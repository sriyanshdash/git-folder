==> flow/design.v <==
module simple_processor13(
  input clk,
  input reset,
  input [7:0] instruction,
  input [7:0] data_in,
  output reg [7:0] data_out,
  output reg [7:0] pc
);
  reg [7:0] accumulator;
  reg [7:0] memory [0:255];
  always @(posedge clk) begin
    if (reset) begin
      accumulator <= 8'b0;
      pc <= 8'b0;
      data_out <= 8'b0;
    end else begin
      case(instruction[7:4])
        4'b0001: accumulator <= data_in;                     
        4'b0010: data_out <= accumulator;                    
        4'b0011: accumulator <= accumulator + data_in;       
        4'b0100: accumulator <= accumulator - data_in;       
        4'b0101: accumulator <= accumulator & data_in;       
        4'b0110: accumulator <= accumulator | data_in;       
        4'b0111: pc <= instruction[7:0];                     
        default: pc <= pc + 1;                               
      endcase
    end
  end
endmodule
# From RTL to reports: simple_processor13

The steps from the RTL of simple_processor13 to its reports follow in flow order.
Lines are those of the file above, counted from 1.
Operators carry their Yosys type and port widths (W data, S select, Z words).
Cell names lack the library's common part.
The mark -- stands for no value.

Design top: simple_processor13
Clock input: clk
Library: sky130hd
Corner: tt_025C_1v80

# After elaboration

Yosys after proc, flatten, opt, wreduce and memory -nomap, before mapping. Memory bits, and registers merged into a memory's read port (data or address), are not among the register bits. Print and check cells are not counted. Equal cells are merged and count once.

Register bits: 24
Input bits: 18
Output and inout port bits: 16
Cells after elaboration: 19

Add/sub/neg operators: 3
Eq/ne operators: 7
Mux-type cells: 2
Bitwise operators: 2
Reduce/logical cells: 2

Operators by type and width:

| cell                  | count |
| $pmux W8 S5           | 1 |
| $eq A4 B3 Y1 const B  | 4 |
| $pmux W8 S2           | 1 |
| $eq A4 B2 Y1 const B  | 2 |
| $add A8 B1 Y8 const B | 1 |
| $add A8 B8 Y8         | 1 |
| $sub A8 B8 Y8         | 1 |
| $and A8 B8 Y8         | 1 |
| $or A8 B8 Y8          | 1 |
| $reduce_or A6 Y1      | 1 |
| $reduce_bool A5 Y1    | 1 |
| $eq A4 B1 Y1 const B  | 1 |

# Longest topological paths

Depth = most cells in a row (Yosys ltp): at word level without a register or memory, in the mapped netlist without a sequential cell, where the memories' decode and read muxes count.

Depth after elaboration: 3
ABC_AREA: 0
Mapped depth: 10

# After synthesis

The flow's flattened synthesis, as Yosys stat reports it; memories are mapped. The netlist is that of the ABC_AREA named above (0 if unset); the other value can give another one.
The area totals of this step are shown rounded.

Mapped cells: 237
Mapped area: 1775 µm²
Sequential area: 480.5 µm²
Flip-flop cells: 24

Cell types:

| type     | count | area in all (µm²) |
| dfxtp_1  | 24    | 480.461 |
| a21oi_1  | 34    | 170.163 |
| ha_1     | 11    | 137.632 |
| nand2_1  | 33    | 123.869 |
| xnor2_1  | 11    | 96.342 |
| nor2_1   | 22    | 82.579 |
| o211ai_1 | 10    | 75.072 |
| o21ai_0  | 10    | 50.048 |
| nor3_1   | 8     | 40.038 |
| inv_1    | 10    | 37.536 |
| a31oi_1  | 5     | 31.28 |
| nand3_1  | 6     | 30.029 |
| nor2b_1  | 4     | 25.024 |
| nor4b_4  | 1     | 23.773 |
| a21o_1   | 3     | 22.522 |
| buf_6    | 2     | 22.522 |
| clkbuf_1 | 6     | 22.522 |
| nand3b_1 | 3     | 22.522 |

Not listed: further types 24, cells in them 34.

# Worst setup path after synthesis

Path of least setup slack by OpenSTA after synthesis, without wires, with an ideal clock, recovery checks aside; 20% of the period is set as input and as output delay. Where synthesis merged equal registers, the netlist keeps one of their names.

Path type: input port to flip-flop
From: input instruction[4]
To: register accumulator[7]
Period: 2530 ps
Input delay: 506 ps
Arrival time: 2575 ps
Required time: 2471 ps
Slack: -104 ps
Delay of the path: 2128 ps
Stages: 10
Synthesis period reached: 2634 ps

"delay of the path" is the arrival time less input delay plus setup time.
"stages" counts driving pins, that of a launching flip-flop among them; a cell with two outputs on the path counts twice.
"synthesis period reached" = period - worst setup slack (recovery checks aside). The figure is calculated, with input and output delays left at 20% of the set period.
Between the ends stands the longest chain of elaborated cells between them, by number of cells; it is not shown to be the way that was timed. Of several equally long chains one is given.
A line is the first line of the expression or statement that the cell stems from. Yosys adds cells for indexed reads and writes and turns some case tables into memories.
A register here has more assigning lines than the two given.

Cell sequence: buf_6 > nor4b_4 > mux2_2 > inv_1 > ha_1 > nor2b_1 > o2111ai_1 > nand3_1 > a2111o_1 > nand2_1
Length of the longest elaborated chain: 2
Elaborated cells on any way between the ends: 7
Classes of those cells: eq/ne: 5; mux: 1; reduce/logical: 1

RTL lines, path post-synthesis:

| element            | RTL line | source |
| start: declaration | 4        | `input [7:0] instruction,` |
| $eq A4 B3 Y1       | 17       | `case(instruction[7:4])` |
| $pmux W8 S5        | 17       |  |
| end: assignment    | 18       | `4'b0001: accumulator <= data_in;` |
| end: assignment    | 20       | `4'b0011: accumulator <= accumulator + data_in;` |
| end: declaration   | 9        | `reg [7:0] accumulator;` |

# Path in the finished layout

From the final timing report of run 1: the path of least setup slack in the routed layout; clock arrival at registers is part of the times.
The report prints the path's times to 10 ps; the period is as set.

Path type: input port to flip-flop
From: input instruction[6]
To: register accumulator[7]
Period: 4780 ps
Input delay: 960 ps
Arrival time: 3860 ps
Required time: 5050 ps
Slack: 1200 ps
Stages: 10

Between the ends stands the longest chain of elaborated cells between them, by number of cells; it is not shown to be the way that was timed. Of several equally long chains one is given.
A register here has more assigning lines than the two given.

Cell sequence: clkdlybuf4s50_1 > nor4b_4 > mux2_2 > inv_1 > ha_1 > nor2b_1 > o2111ai_1 > nand3_1 > a2111o_1 > nand2_1
Length of the longest elaborated chain: 2
Elaborated cells on any way between the ends: 7
Classes of those cells: eq/ne: 5; mux: 1; reduce/logical: 1

RTL lines, path after layout:

| element            | RTL line | source |
| start: declaration | 4        | `input [7:0] instruction,` |
| $eq A4 B3 Y1       | 17       | `case(instruction[7:4])` |
| $pmux W8 S5        | 17       |  |
| end: assignment    | 18       | `4'b0001: accumulator <= data_in;` |
| end: assignment    | 20       | `4'b0011: accumulator <= accumulator + data_in;` |
| end: declaration   | 9        | `reg [7:0] accumulator;` |

# Flow runs of simple_processor13

Stored flow runs of simple_processor13 (2 of them; Yosys, OpenROAD, sky130hd). They differ in their settings and are not a sequence. Constraints: input delay and output delay 20% of the set period each, output load 0.01 pF.
"period reached": clock period set for the run, less the worst setup slack. It is reckoned from that one timing run; input and output delays stay at 20% of the period that was set.
By "allowed time less slack (worst setup path)" is meant the share of the clock period that the worst setup path is allowed (20% is reserved at inputs, 20% at outputs), minus its slack. Clock arrival times at its registers enter into it.
"total power after layout" rests on the timing tool's default activity at the inputs, not on a simulated workload.
"allowed time less slack (worst setup path)" is given in steps of 10 ps.
Results are given in rounded form.
Among the settings, . means not set for that run.

| setting or result                               | run 1                   | run 2                   |
| period_ns                                       | 4.78                    | 2.25                    |
| CORE_UTILIZATION                                | 56                      | 31                      |
| SETUP_SLACK_MARGIN                              | 0.64                    | 0.05                    |
| PLACE_DENSITY_LB_ADDON                          | 0.12                    | 0.07                    |
| CORE_ASPECT_RATIO                               | 1.1                     | .                       |
| CORE_MARGIN                                     | 2                       | 10                      |
| CELL_PAD_IN_SITES_DETAIL_PLACEMENT              | 0                       | .                       |
| TNS_END_PERCENT                                 | 10                      | .                       |
| GPL_TIMING_DRIVEN                               | 1                       | .                       |
| GPL_ROUTABILITY_DRIVEN                          | 1                       | .                       |
| CTS_CLUSTER_DIAMETER                            | 125                     | .                       |
| MIN_ROUTING_LAYER                               | met1                    | met2                    |
| CAP_MARGIN                                      | 20                      | 25                      |
| SLEW_MARGIN                                     | 20                      | 5                       |
| ABC_AREA                                        | .                       | 1                       |
| MAX_ROUTING_LAYER                               | .                       | met5                    |
| allowed time less slack (worst setup path) (ps) | 2630                    | 1620                    |
| worst setup path kind                           | input port to flip-flop | input port to flip-flop |
| post-route utilization (%)                      | 71.0                    | 47.9                    |
| period reached (ps)                             | 3581                    | 2073                    |
| smallest hold slack (ps)                        | 463                     | 496                     |
| overall die area (µm²)                          | 3637                    | 9088                    |
| total negative slack (ps)                       | 0                       | 0                       |
| chip area in the Yosys report (µm²)             | 1775                    | 1759                    |
| standard-cell area after routing (µm²)          | 2165                    | 2638                    |
| total power after layout (mW)                   | 0.5203                  | 1.343                   |
| worst slack on setup checks (ps)                | 1199                    | 177                     |
